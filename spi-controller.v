==> flow/design.v <==
module spi_controller(
    input clk,               
    input reset,             
    input miso,              
    output reg mosi,         
    output reg sclk,         
    output reg ss,           
    output reg [7:0] x_pos,  
    output reg [7:0] y_pos   
);
    localparam SPI_CLK_DIV = 100;        
    localparam CMD_SIZE = 8;             
    localparam DATA_SIZE = 8;            
    localparam TRANSACTION_SIZE = 40;    
    localparam IDLE = 2'b00;
    localparam TRANSFER = 2'b01;
    localparam DONE = 2'b10;
    reg [1:0] state;
    reg [7:0] spi_counter;       
    reg [6:0] clk_counter;       
    reg [7:0] cmd_data;          
    reg [39:0] spi_data;         
    reg spi_clk_enable;          
    localparam [7:0] JOYSTICK_CMD = 8'h80;
    always @(posedge clk or posedge reset) begin
        if (reset) begin
            clk_counter <= 0;
            sclk <= 0;
        end else if (spi_clk_enable) begin
            if (clk_counter == SPI_CLK_DIV/2 - 1) begin
                sclk <= ~sclk;
                clk_counter <= 0;
            end else begin
                clk_counter <= clk_counter + 1;
            end
        end else begin
            sclk <= 0;
            clk_counter <= 0;
        end
    end
    always @(posedge clk or posedge reset) begin
        if (reset) begin
            state <= IDLE;
            spi_counter <= 0;
            mosi <= 0;
            ss <= 1;              
            spi_clk_enable <= 0;
            cmd_data <= JOYSTICK_CMD;
            x_pos <= 8'h80;       
            y_pos <= 8'h80;       
            spi_data <= 0;
        end else begin
            case (state)
                IDLE: begin
                    if (spi_counter >= 100) begin
                        spi_counter <= 0;
                        state <= TRANSFER;
                        ss <= 0;   
                        spi_clk_enable <= 1;
                        cmd_data <= JOYSTICK_CMD;
                        spi_counter <= 0;
                    end else begin
                        spi_counter <= spi_counter + 1;
                    end
                end
                TRANSFER: begin
                    if (sclk == 0 && clk_counter == SPI_CLK_DIV/2 - 1) begin
                        if (spi_counter < CMD_SIZE) begin
                            mosi <= cmd_data[CMD_SIZE-1-spi_counter];
                        end else begin
                            mosi <= 0;
                        end
                    end else if (sclk == 1 && clk_counter == SPI_CLK_DIV/2 - 1) begin
                        spi_data <= {spi_data[38:0], miso};
                        if (spi_counter == TRANSACTION_SIZE - 1) begin
                            state <= DONE;
                            spi_counter <= 0;
                        end else begin
                            spi_counter <= spi_counter + 1;
                        end
                    end
                end
                DONE: begin
                    ss <= 1;   
                    spi_clk_enable <= 0;
                    x_pos <= spi_data[23:16];  
                    y_pos <= spi_data[15:8];   
                    state <= IDLE;
                end
                default: state <= IDLE;
            endcase
        end
    end
endmodule
# Tool chain data of spi_controller
# The steps from the RTL of spi_controller to its reports follow in flow order.
# Line numbers count from 1 in the design file above.
# A cell with - has no value.
# setup
design,spi_controller
clock_port,clk
library,sky130hd
corner,tt_025C_1v80

# Elaborated design
# Source: Yosys, flattened and elaborated, memories not mapped. Widths are those after wreduce. Registers that Yosys merges into a memory's read port (data or address) are not register bits. Print and check cells do not count. Equal cells are merged and count once.
# word_totals
ff_bits,61
latch_bits,0
ramBits,0
rom_bits,0
clocked_rd_ports_x_width,0
memories,0
inputBits,3
output_inout_bits,19
# classes
addsub,3
mul,0
div_mod_pow,0
n_cmp,2
equal,9
shift,1
mux,19
logic,2
reduce_and_logical,10
# ops
operator,count
2-to-1 mux 8 bit,4
case mux 8 bit (select 2 bit),1
2-to-1 mux 7 bit,2
subtractor 3 x 8 -> 9 bit (first input constant),1
indexed select 8 x 9 -> 1 bit (first input constant),1
inequality test 2 bit (second input constant),4
adder 8 x 1 -> 8 bit (second input constant),1
less-than comparator 8 x 4 -> 1 bit (second input constant),1
== test 8 x 6 -> 1 bit (second input constant),1
>= comparator 8 x 7 -> 1 bit (second input constant),1
2-to-1 mux 2 bit,4
adder 7 x 1 -> 7 bit (second input constant),1
== test 7 x 6 -> 1 bit (second input constant),1
AND reduction 3 bit,2
2-to-1 mux 1 bit,5
AND reduction 2 bit,2
nonzero test 2 bit,2
AND reduction 4 bit,1
case mux 2 bit (select 2 bit),1
case mux 1 bit (select 2 bit),2
logical AND 1 bit,2
NOT 1 bit,2
== test 2 x 1 -> 1 bit (second input constant),1
inequality test 2 x 1 -> 1 bit (second input constant),1
== test 2 bit (second input constant),1
zero test 2 bit,1

# Depth
# Yosys ltp: most cells in a row. Word level: on the elaborated netlist, between registers, memories and ports. Mapped: between sequential cells and ports; inverters and the memories' decode and read muxes count.
# logic_depth
word_depth,5
abc_area,0
mapped_depth,6
mapped_depth_nobuf,6

# After synthesis
# Yosys stat after the flow's synthesis: flattened, memories mapped to cells. It holds for the ABC_AREA given above (unset counts as 0); a run with the other value may have another netlist.
# mapped
cell_count,199
synth_area_mm2,0.0026701
ff_cells,62
n_buf,6
# by_type
cell_type,count,area_total_um2
sky130_fd_sc_hd__dfrtp_1,58,1.45E+03
sky130_fd_sc_hd__mux2_2,42,472.954
sky130_fd_sc_hd__dfstp_2,4,105.101
sky130_fd_sc_hd__ha_1,5,62.56
sky130_fd_sc_hd__nor2_1,10,37.536
sky130_fd_sc_hd__nand3_1,7,35.034
sky130_fd_sc_hd__xnor2_1,4,35.034
sky130_fd_sc_hd__a21oi_1,6,30.029
sky130_fd_sc_hd__a311o_1,3,30.029
sky130_fd_sc_hd__o21ai_0,6,30.029
sky130_fd_sc_hd__nand2_1,7,26.275
sky130_fd_sc_hd__and2_1,4,25.024
sky130_fd_sc_hd__buf_6,2,22.522
sky130_fd_sc_hd__a2111oi_1,2,20.019
sky130_fd_sc_hd__a221o_1,2,20.019
sky130_fd_sc_hd__nor3_1,4,20.019
sky130_fd_sc_hd__inv_1,5,18.768
sky130_fd_sc_hd__nand4_1,3,18.768
# Other cell types: 22; their cells: 25.

# Timing after synthesis
# Path of least setup slack by OpenSTA after synthesis, without wires, with an ideal clock, recovery checks aside; 20% of the period is set as input and as output delay. Where synthesis merged equal registers, the netlist keeps one of their names.
# synth_path
path_kind,register to register
from,register clk_counter[1]
to,register spi_data[10]
clock_period_ps,2110
setup_ps,125
arrival_ps,1831
setup_slack_ps,155
path_delay_ps,1956
path_stages,7
n_path_buf,1
synth_period_reached_ps,1955
# "path_delay_ps" = arrival - input delay + setup time.
# "path_stages" counts driving pins, that of a launching flip-flop among them; a cell with two outputs on the path counts twice.
# "synth_period_reached_ps" is the clock period less the worst setup slack; recovery checks do not enter. This is arithmetic on one report: input and output delays are still those of the set period (20% each).
# Between the ends stands the longest chain of elaborated cells between them, by number of cells; it is not shown to be the way that was timed. Of several equally long chains one is given.
# Each line given opens the expression or statement behind the cell; cells for indexed reads and writes are added by Yosys, which also makes memories of some case tables.
# A register here has more assigning lines than the two given.
# synth_via
cell_sequence,sky130_fd_sc_hd__dfrtp_1 -> sky130_fd_sc_hd__inv_1 -> sky130_fd_sc_hd__ha_1 -> sky130_fd_sc_hd__or4b_4 -> sky130_fd_sc_hd__nor2_2 -> sky130_fd_sc_hd__buf_4 -> sky130_fd_sc_hd__mux2_2
elab_chain_len,4
# synth_rtl
element,line,text
"start, declared",20,reg [6:0] clk_counter;
"start, assigned",27,clk_counter <= 0;
"start, assigned",34,clk_counter <= clk_counter + 1;
== test 7 x 6 -> 1 bit,67,if (sclk == 0 && clk_counter == SPI_CLK_DIV/2 - 1) begin
logical AND 1 bit,67,
NOT 1 bit,-,
AND reduction 3 bit,-,
"end, assigned",51,spi_data <= 0;
"end, assigned",74,"spi_data <= {spi_data[38:0], miso};"

# Worst path after layout
# From the final timing report of entry A: the path of least setup slack in the routed layout; clock arrival at registers is part of the times.
# The report prints the path's times to 10 ps; the period is as set.
# layout_path
path_kind,register to register
from,register clk_counter[1]
to,register spi_data[2]
clock_period_ps,1800
setup_ps,110
arrival_ps,2110
setup_slack_ps,-100
path_stages,7
n_path_buf,1
# Between the ends stands the longest chain of elaborated cells between them, by number of cells; it is not shown to be the way that was timed. Of several equally long chains one is given.
# A register here has more assigning lines than the two given.
# layout_via
cell_sequence,sky130_fd_sc_hd__dfrtp_1 -> sky130_fd_sc_hd__inv_1 -> sky130_fd_sc_hd__ha_2 -> sky130_fd_sc_hd__or4b_4 -> sky130_fd_sc_hd__nor2_4 -> sky130_fd_sc_hd__buf_12 -> sky130_fd_sc_hd__mux2_2
elab_chain_len,4
# layout_rtl
element,line,text
"start, declared",20,reg [6:0] clk_counter;
"start, assigned",27,clk_counter <= 0;
"start, assigned",34,clk_counter <= clk_counter + 1;
== test 7 x 6 -> 1 bit,67,if (sclk == 0 && clk_counter == SPI_CLK_DIV/2 - 1) begin
logical AND 1 bit,67,
NOT 1 bit,-,
AND reduction 3 bit,-,
"end, assigned",51,spi_data <= 0;
"end, assigned",74,"spi_data <= {spi_data[38:0], miso};"

# Measured data: module spi_controller, platform sky130hd, 2 stored runs of the flow under differing settings, order arbitrary. Input and output delays are each 20% of the period that was set; the output load is 0.01 pF.
# "period_less_ws_ps" means the clock period less the worst setup slack. The figure is calculated, with input and output delays left at 20% of the set period.
# "worst_setup_path_time_ps" is the time allowed to the run's worst setup path (the clock period less input and output delay, where it has them) less its slack. Clock arrival times count: a late capture clock shortens it, a late launch clock lengthens it.
# "totalPower_uw" is the tool's figure for a default switching activity; nothing was simulated.
# "worst_setup_path_time_ps" is known to 10 ps.
# Settings: -- = not set for that run.
stored run,period_ns,CORE_UTILIZATION,PLACE_DENSITY_LB_ADDON,HOLD_SLACK_MARGIN,CELL_PAD_IN_SITES_DETAIL_PLACEMENT,MAX_ROUTING_LAYER,CAP_MARGIN,CORE_MARGIN,SLEW_MARGIN,SETUP_SLACK_MARGIN,PLACE_DENSITY,CORE_ASPECT_RATIO,CELL_PAD_IN_SITES_GLOBAL_PLACEMENT,TNS_END_PERCENT,GPL_TIMING_DRIVEN,CTS_CLUSTER_DIAMETER,synthesis_area_mm2,die_footprint_mm2,stdcell_area_mm2,util_pct,setup_worst_slack_ps,total_negative_slack_ps,totalPower_uw,period_less_ws_ps,worst_setup_path_time_ps,critical_path_type
entry A,1.8,33,0.3,0.0,0,met4,20,2,20,--,--,--,--,--,--,--,0.0026701,0.0088266,0.0034933,45.0,-99,-2180,2566,1899,1900,register to register
entry B,1.35,42,--,--,--,met4,20,2,0,0.03,0.82,1.56,3,65,1,128,0.0026701,0.0070267,0.0036998,59.5,-642,-20188,3548,1992,1990,register to register
