==> flow/design.v <==
module seven_segment_controller(
    input clk,                       
    input reset,                     
    input display_mode,              
    input [31:0] display_value,      
    input says_showing,              
    input [2:0] current_round,       
    input [2:0] highest_round,       
    output reg [6:0] seg,            
    output reg [3:0] an              
);
    localparam CHAR_0 = 7'b1000000;
    localparam CHAR_1 = 7'b1111001;
    localparam CHAR_2 = 7'b0100100;
    localparam CHAR_3 = 7'b0110000;
    localparam CHAR_4 = 7'b0011001;
    localparam CHAR_5 = 7'b0010010;
    localparam CHAR_6 = 7'b0000010;
    localparam CHAR_7 = 7'b1111000;
    localparam CHAR_8 = 7'b0000000;
    localparam CHAR_9 = 7'b0010000;
    localparam CHAR_A = 7'b0001000;
    localparam CHAR_B = 7'b0000011;
    localparam CHAR_C = 7'b1000110;
    localparam CHAR_D = 7'b0100001;
    localparam CHAR_E = 7'b0000110;
    localparam CHAR_F = 7'b0001110;
    localparam CHAR_G = 7'b0010000;  
    localparam CHAR_H = 7'b0001001;
    localparam CHAR_I = 7'b1111001;  
    localparam CHAR_J = 7'b1100001;
    localparam CHAR_K = 7'b0001010;
    localparam CHAR_L = 7'b1000111;
    localparam CHAR_M = 7'b0101010;  
    localparam CHAR_N = 7'b0101011;  
    localparam CHAR_O = 7'b1000000;  
    localparam CHAR_P = 7'b0001100;
    localparam CHAR_Q = 7'b0011000;
    localparam CHAR_R = 7'b0101111;  
    localparam CHAR_S = 7'b0010010;  
    localparam CHAR_T = 7'b0000111;
    localparam CHAR_U = 7'b1000001;
    localparam CHAR_V = 7'b1100011;  
    localparam CHAR_W = 7'b1010101;  
    localparam CHAR_X = 7'b0001001;  
    localparam CHAR_Y = 7'b0010001;
    localparam CHAR_Z = 7'b0100100;  
    localparam CHAR_BLANK = 7'b1111111;
    reg [16:0] refresh_counter;       
    reg [1:0] digit_select;           
    reg [7:0] ascii_to_display[3:0];  
    reg [6:0] segments[3:0];          
    always @(posedge clk or posedge reset) begin
        if (reset) begin
            refresh_counter <= 0;
            digit_select <= 0;
        end else begin
            refresh_counter <= refresh_counter + 1;
            if (refresh_counter >= 100000) begin  
                refresh_counter <= 0;
                digit_select <= digit_select + 1;
            end
        end
    end
    always @(posedge clk or posedge reset) begin
        if (reset) begin
            ascii_to_display[0] <= 8'h00;
            ascii_to_display[1] <= 8'h00;
            ascii_to_display[2] <= 8'h00;
            ascii_to_display[3] <= 8'h00;
        end else begin
            if (display_mode == 0) begin  
                if (says_showing) begin
                    ascii_to_display[3] <= display_value[31:24];  
                    ascii_to_display[2] <= display_value[23:16];  
                    ascii_to_display[1] <= display_value[15:8];   
                    ascii_to_display[0] <= display_value[7:0];    
                end else if (display_value != 0) begin
                    if (display_value >= 32'h20 && display_value <= 32'h7A) begin  
                        ascii_to_display[3] <= 8'h00;
                        ascii_to_display[2] <= 8'h00;
                        ascii_to_display[1] <= 8'h00;
                        ascii_to_display[0] <= display_value[15:8];  
                    end else begin
                        ascii_to_display[3] <= 8'h00;
                        ascii_to_display[2] <= 8'h00;
                        ascii_to_display[1] <= 8'h00;
                        ascii_to_display[0] <= 8'h30 + display_value[3:0];  
                    end
                end else begin
                    ascii_to_display[3] <= 8'h00;
                    ascii_to_display[2] <= 8'h00;
                    ascii_to_display[1] <= 8'h00;
                    ascii_to_display[0] <= 8'h00;
                end
            end else begin  
                ascii_to_display[3] <= 8'h00;
                ascii_to_display[2] <= 8'h00;
                ascii_to_display[1] <= 8'h00;
                ascii_to_display[0] <= 8'h30 + highest_round;  
            end
        end
    end
    always @(*) begin
        for (integer i = 0; i < 4; i = i + 1) begin
            case (ascii_to_display[i])
                8'h00: segments[i] = CHAR_BLANK;
                8'h30: segments[i] = CHAR_0;
                8'h31: segments[i] = CHAR_1;
                8'h32: segments[i] = CHAR_2;
                8'h33: segments[i] = CHAR_3;
                8'h34: segments[i] = CHAR_4;
                8'h35: segments[i] = CHAR_5;
                8'h36: segments[i] = CHAR_6;
                8'h37: segments[i] = CHAR_7;
                8'h38: segments[i] = CHAR_8;
                8'h39: segments[i] = CHAR_9;
                8'h41, 8'h61: segments[i] = CHAR_A;  
                8'h42, 8'h62: segments[i] = CHAR_B;  
                8'h43, 8'h63: segments[i] = CHAR_C;  
                8'h44, 8'h64: segments[i] = CHAR_D;  
                8'h45, 8'h65: segments[i] = CHAR_E;  
                8'h46, 8'h66: segments[i] = CHAR_F;  
                8'h47, 8'h67: segments[i] = CHAR_G;  
                8'h48, 8'h68: segments[i] = CHAR_H;  
                8'h49, 8'h69: segments[i] = CHAR_I;  
                8'h4A, 8'h6A: segments[i] = CHAR_J;  
                8'h4B, 8'h6B: segments[i] = CHAR_K;  
                8'h4C, 8'h6C: segments[i] = CHAR_L;  
                8'h4D, 8'h6D: segments[i] = CHAR_M;  
                8'h4E, 8'h6E: segments[i] = CHAR_N;  
                8'h4F, 8'h6F: segments[i] = CHAR_O;  
                8'h50, 8'h70: segments[i] = CHAR_P;  
                8'h51, 8'h71: segments[i] = CHAR_Q;  
                8'h52, 8'h72: segments[i] = CHAR_R;  
                8'h53, 8'h73: segments[i] = CHAR_S;  
                8'h54, 8'h74: segments[i] = CHAR_T;  
                8'h55, 8'h75: segments[i] = CHAR_U;  
                8'h56, 8'h76: segments[i] = CHAR_V;  
                8'h57, 8'h77: segments[i] = CHAR_W;  
                8'h58, 8'h78: segments[i] = CHAR_X;  
                8'h59, 8'h79: segments[i] = CHAR_Y;  
                8'h5A, 8'h7A: segments[i] = CHAR_Z;  
                default: segments[i] = CHAR_BLANK;
            endcase
        end
    end
    always @(*) begin
        case (digit_select)
            2'b00: begin
                an = 4'b1110;   
                seg = segments[0];
            end
            2'b01: begin
                an = 4'b1101;   
                seg = segments[1];
            end
            2'b10: begin
                an = 4'b1011;   
                seg = segments[2];
            end
            2'b11: begin
                an = 4'b0111;   
                seg = segments[3];
            end
        endcase
    end
endmodule
# Step by step through the tools: seven_segment_controller
# What the tools print for seven_segment_controller, step after step.
# Lines are those of the file above, counted from 1.
# Operators carry their Yosys type and port widths (W data, S select, Z words).
inputs:
  design: "seven_segment_controller"
  clk_port: "clk"
  lib: "sky130hd"
  lib_corner: "tt_025C_1v80"

# Word level
# Source: Yosys, flattened and elaborated. Widths are those after wreduce; folded enables and synchronous resets count as part of the registers. Registers that Yosys merges into a memory's read port (data or address) are not register bits. Print and check cells do not count. Equal cells are merged and count once.
# Yosys's memory passes give these memory sizes; they may raise the number of words (mostly to a power of two), join words into wider ones and drop unused or constant bits.
bits:
  ff_bits: 51
  rom_bits: 3584
  n_memories: 4
  input_bits: 42
  out_inout_bits: 11
  elab_cells: 40
memory_table:
  columns: ["memory", "words", "word_bits", "rd", "wr", "line", "rtl"]
  rows:
  - ["(no name shown)", 128, 7, 1, 0, 106, "case (ascii_to_display[i])"]
  - ["(no name shown)", 128, 7, 1, 0, 106, null]
  - ["(no name shown)", 128, 7, 1, 0, 106, null]
  - ["(no name shown)", 128, 7, 1, 0, 106, null]
classes:
  addsub: 4
  n_cmp: 3
  equal: 3
  muxes: 17
  n_reduce_logical: 3
op_table:
  columns: ["op", "count"]
  rows:
  - ["$mux W8", 10]
  - ["$ge A32 B6 Y1 const B", 1]
  - ["$le A32 B7 Y1 const B", 1]
  - ["$reduce_bool A32 Y1", 1]
  - ["$pmux W7 S4", 1]
  - ["$mux W7", 4]
  - ["$add A17 B1 Y17 const B", 1]
  - ["$ge A17 B17 Y1 const B", 1]
  - ["$mux W17", 1]
  - ["$pmux W4 S4", 1]
  - ["$add A6 B3 Y7 const A", 1]
  - ["$add A6 B4 Y7 const A", 1]
  - ["$eq A2 B2 Y1 const B", 2]
  - ["$add A2 B1 Y2 const B", 1]
  - ["$eq A2 B1 Y1 const B", 1]
  - ["$logic_not A2 Y1", 1]
  - ["$logic_and A1 B1 Y1", 1]

# Depth
# Longest topological path by Yosys (ltp), each cell counted once; first at word level (registers and memories cut), then after technology mapping (sequential cells cut; the memories' decode and read muxes count).
logic_depth:
  word_depth: 6
  abc_area: 0
  mapped_depth: 9

# Synthesis result
# Yosys stat after the flow's synthesis: flattened, memories mapped to cells. It holds for the ABC_AREA given above (unset counts as 0); a run with the other value may have another netlist.
# Totals and module areas in this step are rounded.
mapped:
  cells: 598
  yosys_area_um2: 4600
  sequential_area_um2: 1280
  ff_cells: 51
  n_buf: 36
types:
  columns: ["cell", "count", "type_area_um2"]
  rows:
  - ["sky130_fd_sc_hd__dfrtp_1", 51, 1.28E+03]
  - ["sky130_fd_sc_hd__ha_1", 35, 437.92]
  - ["sky130_fd_sc_hd__a21oi_1", 49, 245.235]
  - ["sky130_fd_sc_hd__nand2_1", 55, 206.448]
  - ["sky130_fd_sc_hd__and2_1", 28, 175.168]
  - ["sky130_fd_sc_hd__nor2_1", 45, 168.912]
  - ["sky130_fd_sc_hd__o21ai_0", 30, 150.144]
  - ["sky130_fd_sc_hd__nand2b_1", 20, 125.12]
  - ["sky130_fd_sc_hd__inv_1", 32, 120.115]
  - ["sky130_fd_sc_hd__o211ai_1", 16, 120.115]
  - ["sky130_fd_sc_hd__xor2_1", 13, 113.859]
  - ["sky130_fd_sc_hd__o21ai_1", 22, 110.106]
  - ["sky130_fd_sc_hd__nand3_1", 18, 90.086]
  - ["sky130_fd_sc_hd__a31oi_1", 13, 81.328]
  - ["sky130_fd_sc_hd__clkbuf_1", 20, 75.072]
  - ["sky130_fd_sc_hd__nor2b_1", 11, 68.816]
  - ["sky130_fd_sc_hd__buf_2", 12, 60.058]
  - ["sky130_fd_sc_hd__a211oi_1", 7, 52.55]
# Not listed: further types 42, cells in them 121.

# Worst setup path after synthesis
# Source: OpenSTA report_checks on the synthesized netlist (no wires, ideal clock, input and output delay 20% of the period each), path of least setup slack; recovery checks are left aside. Register names are those of the netlist, which keeps one name where synthesis merged equal registers.
synth_timing:
  path_kind: "reg-to-output"
  start: "reg ascii_to_display[1][1]"
  end: "out seg[1]"
  tclk_ns: 3.57
  out_delay_ns: 0.714
  t_first_pin_ns: 0.000
  arrival_ns: 1.969
  required_time_ns: 2.856
  setup_slack_ns: 0.887
  delay_ns: 1.969
  stages: 9
  period_less_setup_slack_ns: 2.683
# "delay_ns" is the arrival time less input delay plus setup time.
# A path that ends at an output port has no setup time.
# "stages" counts driving pins, that of a launching flip-flop among them; a cell with two outputs on the path counts twice.
# "period_less_setup_slack_ns" = period - worst setup slack (recovery checks aside). The figure is calculated, with input and output delays left at 20% of the set period.
# Between the ends stands the longest chain of elaborated cells between them, by number of cells; it is not shown to be the way that was timed. Of several equally long chains one is given.
# Each line given opens the expression or statement behind the cell; cells for indexed reads and writes are added by Yosys, which also makes memories of some case tables.
# The chain passes a memory read, where the word-level depth is cut; so it can be longer than that depth.
# A register here has more assigning lines than the two given.
synth_between:
  path_cell_list: "sky130_fd_sc_hd__dfrtp_1 sky130_fd_sc_hd__inv_1 sky130_fd_sc_hd__ha_1 sky130_fd_sc_hd__clkbuf_1 sky130_fd_sc_hd__nor2_1 sky130_fd_sc_hd__a31o_1 sky130_fd_sc_hd__a211oi_1 sky130_fd_sc_hd__o311ai_0 sky130_fd_sc_hd__a41oi_1"
  elab_chain_cells: 3
  cone_cells: 3
synth_lines:
  columns: ["item", "line", "rtl"]
  rows:
  - ["start, declared", 51, "reg [7:0] ascii_to_display[3:0];"]
  - ["start, assigned", 68, "ascii_to_display[1] <= 8'h00;"]
  - ["start, assigned", 76, "ascii_to_display[1] <= display_value[15:8];"]
  - ["$mem_v2 Z128 W7", 106, "case (ascii_to_display[i])"]
  - ["$mux W7", 106, null]
  - ["$pmux W7 S4", 149, "case (digit_select)"]
  - ["end, declared", 9, "output reg [6:0] seg,"]

# Worst path after layout
# Path of least setup slack in the final report of run 2 (OpenROAD, finished layout, wires in). Where an end is a register, its clock arrival counts in the times.
layout_timing:
  path_kind: "reg-to-output"
  start: "reg ascii_to_display[2][3]"
  end: "out seg[6]"
  tclk_ns: 1.85
  out_delay_ns: 0.37
  t_first_pin_ns: 0.29
  arrival_ns: 2.32
  required_time_ns: 1.48
  setup_slack_ns: -0.84
  stages: 9
# Between the ends stands the longest chain of elaborated cells between them, by number of cells; it is not shown to be the way that was timed. Of several equally long chains one is given.
# The chain passes a memory read, where the word-level depth is cut; so it can be longer than that depth.
# A register here has more assigning lines than the two given.
layout_between:
  path_cell_list: "sky130_fd_sc_hd__dfrtp_2 sky130_fd_sc_hd__buf_6 sky130_fd_sc_hd__buf_4 sky130_fd_sc_hd__a21oi_1 sky130_fd_sc_hd__a211oi_1 sky130_fd_sc_hd__o32a_1 sky130_fd_sc_hd__o21ai_2 sky130_fd_sc_hd__a32oi_2 sky130_fd_sc_hd__buf_2"
  elab_chain_cells: 3
  cone_cells: 3
layout_lines:
  columns: ["item", "line", "rtl"]
  rows:
  - ["start, declared", 51, "reg [7:0] ascii_to_display[3:0];"]
  - ["start, assigned", 69, "ascii_to_display[2] <= 8'h00;"]
  - ["start, assigned", 75, "ascii_to_display[2] <= display_value[23:16];"]
  - ["$mem_v2 Z128 W7", 106, "case (ascii_to_display[i])"]
  - ["$mux W7", 106, null]
  - ["$pmux W7 S4", 149, "case (digit_select)"]
  - ["end, declared", 9, "output reg [6:0] seg,"]

Lab notebook: seven_segment_controller

Module seven_segment_controller, platform sky130hd: 2 stored runs of the flow (Yosys, OpenROAD) with differing settings, in no particular order. Input and output delays are each 20% of the period that was set; the output load is 0.01 pF.
"timing.achieved_period_ns": clock period set for the run, less the worst setup slack. It is reckoned from that one timing run; input and output delays stay at 20% of the period that was set.
"worst_path_allowed_less_slack_ns" = time allowed to the worst setup path (clock period - input delay - output delay, where it has them) - its slack; a late launch clock adds to it, a late capture clock takes from it.
"power.total_mw" rests on the timing tool's default activity at the inputs, not on a simulated workload.
The measured numbers are rounded.

--- run 1 ---
==> flow/run.sh <==
#!/bin/bash
# the make line also repeats the synthesis and layout settings of config.mk as NAME=value (left out here)
make -C /OpenROAD-flow-scripts/flow DESIGN_CONFIG=/design/flow/config.mk WORK_HOME=/design/flow/orfs CLKGATE_MAP_FILE= finish
==> flow/config.mk <==
export PLATFORM = sky130hd
export DESIGN_NAME = seven_segment_controller
export DESIGN_NICKNAME = seven_segment_controller
export VERILOG_FILES = /design/flow/design.v
export SDC_FILE = /design/flow/constraint.sdc
export NUM_CORES = 4
export LEC_CHECK = 0
export CAP_MARGIN = 20
export CELL_PAD_IN_SITES_DETAIL_PLACEMENT = 1
export CORE_MARGIN = 2
export CORE_UTILIZATION = 51
export CTS_CLUSTER_SIZE = 65
export MAX_ROUTING_LAYER = met4
export MIN_ROUTING_LAYER = met2
export PLACE_DENSITY_LB_ADDON = 0.29
export SETUP_SLACK_MARGIN = 0.63
export SLEW_MARGIN = 5
==> flow/constraint.sdc <==
create_clock -name core_clock -period 3.62 [get_ports {clk}]
set_input_delay 0.7240 -clock core_clock [delete_from_list [all_inputs] [get_ports {clk}]]
set_output_delay 0.7240 -clock core_clock [all_outputs]
set_load 0.01 [all_outputs]

==> results, as YAML <==
outcome: "did not finish, routing stopped with GRT-0232"

--- run 2 ---
==> flow/run.sh <==
#!/bin/bash
# the make line also repeats the synthesis and layout settings of config.mk as NAME=value (left out here)
make -C /OpenROAD-flow-scripts/flow DESIGN_CONFIG=/design/flow/config.mk WORK_HOME=/design/flow/orfs CLKGATE_MAP_FILE= finish
==> flow/config.mk <==
export PLATFORM = sky130hd
export DESIGN_NAME = seven_segment_controller
export DESIGN_NICKNAME = seven_segment_controller
export VERILOG_FILES = /design/flow/design.v
export SDC_FILE = /design/flow/constraint.sdc
export NUM_CORES = 4
export LEC_CHECK = 0
export CAP_MARGIN = 35
export CELL_PAD_IN_SITES_DETAIL_PLACEMENT = 1
export CELL_PAD_IN_SITES_GLOBAL_PLACEMENT = 1
export CORE_MARGIN = 2
export CORE_UTILIZATION = 18
export CTS_CLUSTER_DIAMETER = 90
export GPL_ROUTABILITY_DRIVEN = 1
export GPL_TIMING_DRIVEN = 0
export HOLD_SLACK_MARGIN = 0.19
export SETUP_SLACK_MARGIN = -0.02
export SLEW_MARGIN = 20
==> flow/constraint.sdc <==
create_clock -name core_clock -period 1.85 [get_ports {clk}]
set_input_delay 0.3700 -clock core_clock [delete_from_list [all_inputs] [get_ports {clk}]]
set_output_delay 0.3700 -clock core_clock [all_outputs]
set_load 0.01 [all_outputs]

==> results, as YAML <==
results:
  finish.stdcell_area_um2: 6570
  die_area_um2: 26900
  final_setup_tns_ns: -5.46
  synth_chip_area_um2: 4600
  worst_path_allowed_less_slack_ns: 2.32
  critical_path_type: "reg-to-output"
  layout_utilization_frac: 0.262
  power.total_mw: 3.10
  timing.achieved_period_ns: 2.686
  fin_hold_ws_ns: 0.341
  setup_worst_slack_ns: -0.836
