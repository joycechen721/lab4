==> flow/design.v <==
module clock_divider(
    input clk,               
    input reset,             
    output reg clk_1Hz,      
    output reg clk_2Hz,      
    output reg clk_3Hz,      
    output reg clk_10Hz      
);
    reg [26:0] counter_1Hz;
    reg [25:0] counter_2Hz;
    reg [24:0] counter_3Hz;
    reg [23:0] counter_10Hz;
    localparam COUNT_1HZ = 50_000_000;   
    localparam COUNT_2HZ = 25_000_000;   
    localparam COUNT_3HZ = 16_666_666;   
    localparam COUNT_10HZ = 5_000_000;   
    always @(posedge clk or posedge reset) begin
        if (reset) begin
            counter_1Hz <= 0;
            clk_1Hz <= 0;
        end else begin
            if (counter_1Hz == COUNT_1HZ - 1) begin
                counter_1Hz <= 0;
                clk_1Hz <= ~clk_1Hz;
            end else begin
                counter_1Hz <= counter_1Hz + 1;
            end
        end
    end
    always @(posedge clk or posedge reset) begin
        if (reset) begin
            counter_2Hz <= 0;
            clk_2Hz <= 0;
        end else begin
            if (counter_2Hz == COUNT_2HZ - 1) begin
                counter_2Hz <= 0;
                clk_2Hz <= ~clk_2Hz;
            end else begin
                counter_2Hz <= counter_2Hz + 1;
            end
        end
    end
    always @(posedge clk or posedge reset) begin
        if (reset) begin
            counter_3Hz <= 0;
            clk_3Hz <= 0;
        end else begin
            if (counter_3Hz == COUNT_3HZ - 1) begin
                counter_3Hz <= 0;
                clk_3Hz <= ~clk_3Hz;
            end else begin
                counter_3Hz <= counter_3Hz + 1;
            end
        end
    end
    always @(posedge clk or posedge reset) begin
        if (reset) begin
            counter_10Hz <= 0;
            clk_10Hz <= 0;
        end else begin
            if (counter_10Hz == COUNT_10HZ - 1) begin
                counter_10Hz <= 0;
                clk_10Hz <= ~clk_10Hz;
            end else begin
                counter_10Hz <= counter_10Hz + 1;
            end
        end
    end
endmodule
# Tool chain data of clock_divider
# Tool output for the design above, in the order of the flow.
# Line numbers count from 1 in the design file above.
# Operators carry their Yosys type and port widths (W data, S select, Z words).
# A cell with n/a has no value.
[design] top="clock_divider" clock_port="clk" cell_library="sky130hd" pvt_corner="tt_025C_1v80"

# Word level
# Yosys after proc, flatten, opt, wreduce and memory -nomap, before mapping. Enables and synchronous resets that opt folds into registers are not counted as muxes. Memory bits, and registers merged into a memory's read port (data or address), are not among the register bits. Print and check cells are not counted. Equal cells are merged and count once.
[op_classes] logic=4 n_eq=4 n_mux=4 addsub=4
[op_table] cell="$add A27 B1 Y27 const B" n=1
[op_table] cell="$eq A27 B26 Y1 const B" n=1
[op_table] cell="$mux W27" n=1
[op_table] cell="$add A26 B1 Y26 const B" n=1
[op_table] cell="$eq A26 B25 Y1 const B" n=1
[op_table] cell="$mux W26" n=1
[op_table] cell="$add A25 B1 Y25 const B" n=1
[op_table] cell="$eq A25 B24 Y1 const B" n=1
[op_table] cell="$mux W25" n=1
[op_table] cell="$add A24 B1 Y24 const B" n=1
[op_table] cell="$eq A24 B23 Y1 const B" n=1
[op_table] cell="$mux W24" n=1
[op_table] cell="$not A1 Y1" n=4
[bits] regBits=106 out_inout_bits=4

# Longest topological paths
# Longest topological path by Yosys (ltp), each cell counted once; first at word level (registers and memories cut), then after technology mapping (sequential cells cut; the memories' decode and read muxes count).
[logic_depth] ltp_word=2 abc_area=0 depth_mapped=7 ltp_nobuf=6

# After synthesis
# Source: synth_stat.txt of the flow (Yosys; design flattened, memories mapped). It holds for the ABC_AREA given above (unset counts as 0); a run with the other value may have another netlist.
[mapped] flip_flops=106 sequential_area_mm2=0.0026525 mapped_area_mm2=0.0051887 cells=505
[types] cell_type="sky130_fd_sc_hd__dfrtp_1" n=106 type_area_um2=2.65E+03
[types] cell_type="sky130_fd_sc_hd__xnor2_1" n=42 type_area_um2=367.853
[types] cell_type="sky130_fd_sc_hd__xor2_1" n=25 type_area_um2=218.96
[types] cell_type="sky130_fd_sc_hd__nand3_1" n=40 type_area_um2=200.192
[types] cell_type="sky130_fd_sc_hd__nand4_1" n=29 type_area_um2=181.424
[types] cell_type="sky130_fd_sc_hd__nor2_1" n=37 type_area_um2=138.883
[types] cell_type="sky130_fd_sc_hd__nand2_1" n=35 type_area_um2=131.376
[types] cell_type="sky130_fd_sc_hd__and3_1" n=19 type_area_um2=118.864
[types] cell_type="sky130_fd_sc_hd__and4_1" n=13 type_area_um2=113.859
[types] cell_type="sky130_fd_sc_hd__a21oi_1" n=19 type_area_um2=95.091
[types] cell_type="sky130_fd_sc_hd__o21ai_0" n=17 type_area_um2=85.082
[types] cell_type="sky130_fd_sc_hd__o31ai_1" n=11 type_area_um2=82.579
[types] cell_type="sky130_fd_sc_hd__nor4_1" n=13 type_area_um2=81.328
[types] cell_type="sky130_fd_sc_hd__mux2i_1" n=7 type_area_um2=70.067
[types] cell_type="sky130_fd_sc_hd__or4_1" n=9 type_area_um2=67.565
[types] cell_type="sky130_fd_sc_hd__ha_1" n=5 type_area_um2=62.56
[types] cell_type="sky130_fd_sc_hd__inv_1" n=14 type_area_um2=52.55
[types] cell_type="sky130_fd_sc_hd__nor3_1" n=8 type_area_um2=40.038
# Other cell types: 26; their cells: 56.

# Timing after synthesis
# OpenSTA on the mapped netlist: ideal clock, no wires. The path of least setup slack (recovery checks aside). Input and output delay are each 20% of the period. Register names are those of the netlist, which keeps one name where synthesis merged equal registers.
[synth_path] path_type="register -> register" from="register counter_2Hz[2]" to="register counter_2Hz[24]" arrival_time_ns=1.580 stages=7 path_delay_ns=1.653 t_first_pin_ns=0.000 required_time_ns=3.367 path_slack_ns=1.787 clock_period_ns=3.44 setup_time_ns=0.073 synth_period_reached_ns=1.653
# "path_delay_ns" is the arrival time less input delay plus setup time.
# "stages" counts driving pins, that of a launching flip-flop among them; a cell with two outputs on the path counts twice.
# "synth_period_reached_ns" = period - worst setup slack (recovery checks aside). The figure is calculated, with input and output delays left at 20% of the set period.
# Between the ends stands the longest chain of elaborated cells between them, by number of cells; it is not shown to be the way that was timed. Of several equally long chains one is given.
# Each line given opens the expression or statement behind the cell; cells for indexed reads and writes are added by Yosys, which also makes memories of some case tables.
# A register here has more assigning lines than the two given.
[synth_between] path_cell_list="sky130_fd_sc_hd__dfrtp_1 -> sky130_fd_sc_hd__and4_1 -> sky130_fd_sc_hd__buf_6 -> sky130_fd_sc_hd__nand4_4 -> sky130_fd_sc_hd__buf_6 -> sky130_fd_sc_hd__or4_4 -> sky130_fd_sc_hd__a21oi_2" elab_chain_cells=2 cells_between=3 lines_between=2 classes_between="add/sub (1); eq/ne (1); mux (1)"
[synth_rtl] item="start, declared" line_no=10 rtl="reg [25:0] counter_2Hz;"
[synth_rtl] item="start, assigned" line_no=32 rtl="counter_2Hz <= 0;"
[synth_rtl] item="start, assigned" line_no=39 rtl="counter_2Hz <= counter_2Hz + 1;"
[synth_rtl] item="$add A26 B1 Y26" line_no=39
[synth_rtl] item="$mux W26" line_no=35 rtl="if (counter_2Hz == COUNT_2HZ - 1) begin"
[synth_rtl] item="end, assigned" line_no=36 rtl="counter_2Hz <= 0;"
[synth_rtl] item="end, assigned" line_no=39
[synth_rtl] item="end, declared" line_no=10

# Path in the finished layout
# From the final timing report of record 1: the path of least setup slack in the routed layout; clock arrival at registers is part of the times.
[layout_path] path_type="register -> register" from="register counter_1Hz[6]" to="register clk_1Hz" clock_period_ns=1.28 arrival_time_ns=1.93 setup_time_ns=0.07 required_time_ns=1.57 stages=6 path_slack_ns=-0.36 t_first_pin_ns=0.36
# Between the ends stands the longest chain of elaborated cells between them, by number of cells; it is not shown to be the way that was timed. Of several equally long chains one is given.
# A register here has more assigning lines than the two given.
[layout_between] path_cell_list="sky130_fd_sc_hd__dfrtp_1 -> sky130_fd_sc_hd__nor4bb_4 -> sky130_fd_sc_hd__nand3_2 -> sky130_fd_sc_hd__nor3_4 -> sky130_fd_sc_hd__buf_6 -> sky130_fd_sc_hd__xor2_1" elab_chain_cells=1 cells_between=1 lines_between=1 classes_between="eq/ne (1)"
[layout_rtl] item="start, declared" line_no=9 rtl="reg [26:0] counter_1Hz;"
[layout_rtl] item="start, assigned" line_no=19 rtl="counter_1Hz <= 0;"
[layout_rtl] item="start, assigned" line_no=26 rtl="counter_1Hz <= counter_1Hz + 1;"
[layout_rtl] item="$eq A27 B26 Y1" line_no=22 rtl="if (counter_1Hz == COUNT_1HZ - 1) begin"
[layout_rtl] item="end, assigned" line_no=20 rtl="clk_1Hz <= 0;"
[layout_rtl] item="end, assigned" line_no=24 rtl="clk_1Hz <= ~clk_1Hz;"
[layout_rtl] item="end, declared" line_no=4 rtl="output reg clk_1Hz,"

# Flow runs of clock_divider

Measured data: module clock_divider, platform sky130hd, 2 stored runs of the flow under differing settings, order arbitrary. Input and output delays are each 20% of the period that was set; the output load is 0.01 pF.
"achieved clock period": clock period set for the run, less the worst setup slack. It is reckoned from that one timing run; input and output delays stay at 20% of the period that was set.
By "worst setup path time" is meant the share of the clock period that the worst setup path is allowed (20% is reserved at inputs, 20% at outputs), minus its slack. Clock arrival times at its registers enter into it.
[record 1] settings: period_ns=1.28, CORE_UTILIZATION=32, SETUP_SLACK_MARGIN=0.36, PLACE_DENSITY_LB_ADDON=0.07, CORE_MARGIN=10, CELL_PAD_IN_SITES_DETAIL_PLACEMENT=1, GPL_ROUTABILITY_DRIVEN=1, CAP_MARGIN=30, SLEW_MARGIN=40, MIN_ROUTING_LAYER=met2
[record 1] result: chip area after synthesis (Yosys) 0.0051887 mm2, die area 0.0217076 mm2, standard-cell area of the final layout 0.0087984 mm2, worst setup slack after layout -0.363 ns, achieved clock period 1.643 ns, worst setup path time 1.64 ns, worst setup path kind register -> register
[record 2] settings: period_ns=1.54, CAP_MARGIN=20, CORE_MARGIN=2, CORE_UTILIZATION=40, SLEW_MARGIN=20
[record 2] result: chip area after synthesis (Yosys) 0.0051887 mm2, die area 0.0138992 mm2, standard-cell area of the final layout 0.0073183 mm2, worst setup slack after layout -0.097 ns, achieved clock period 1.637 ns, worst setup path time 1.64 ns, worst setup path kind register -> register
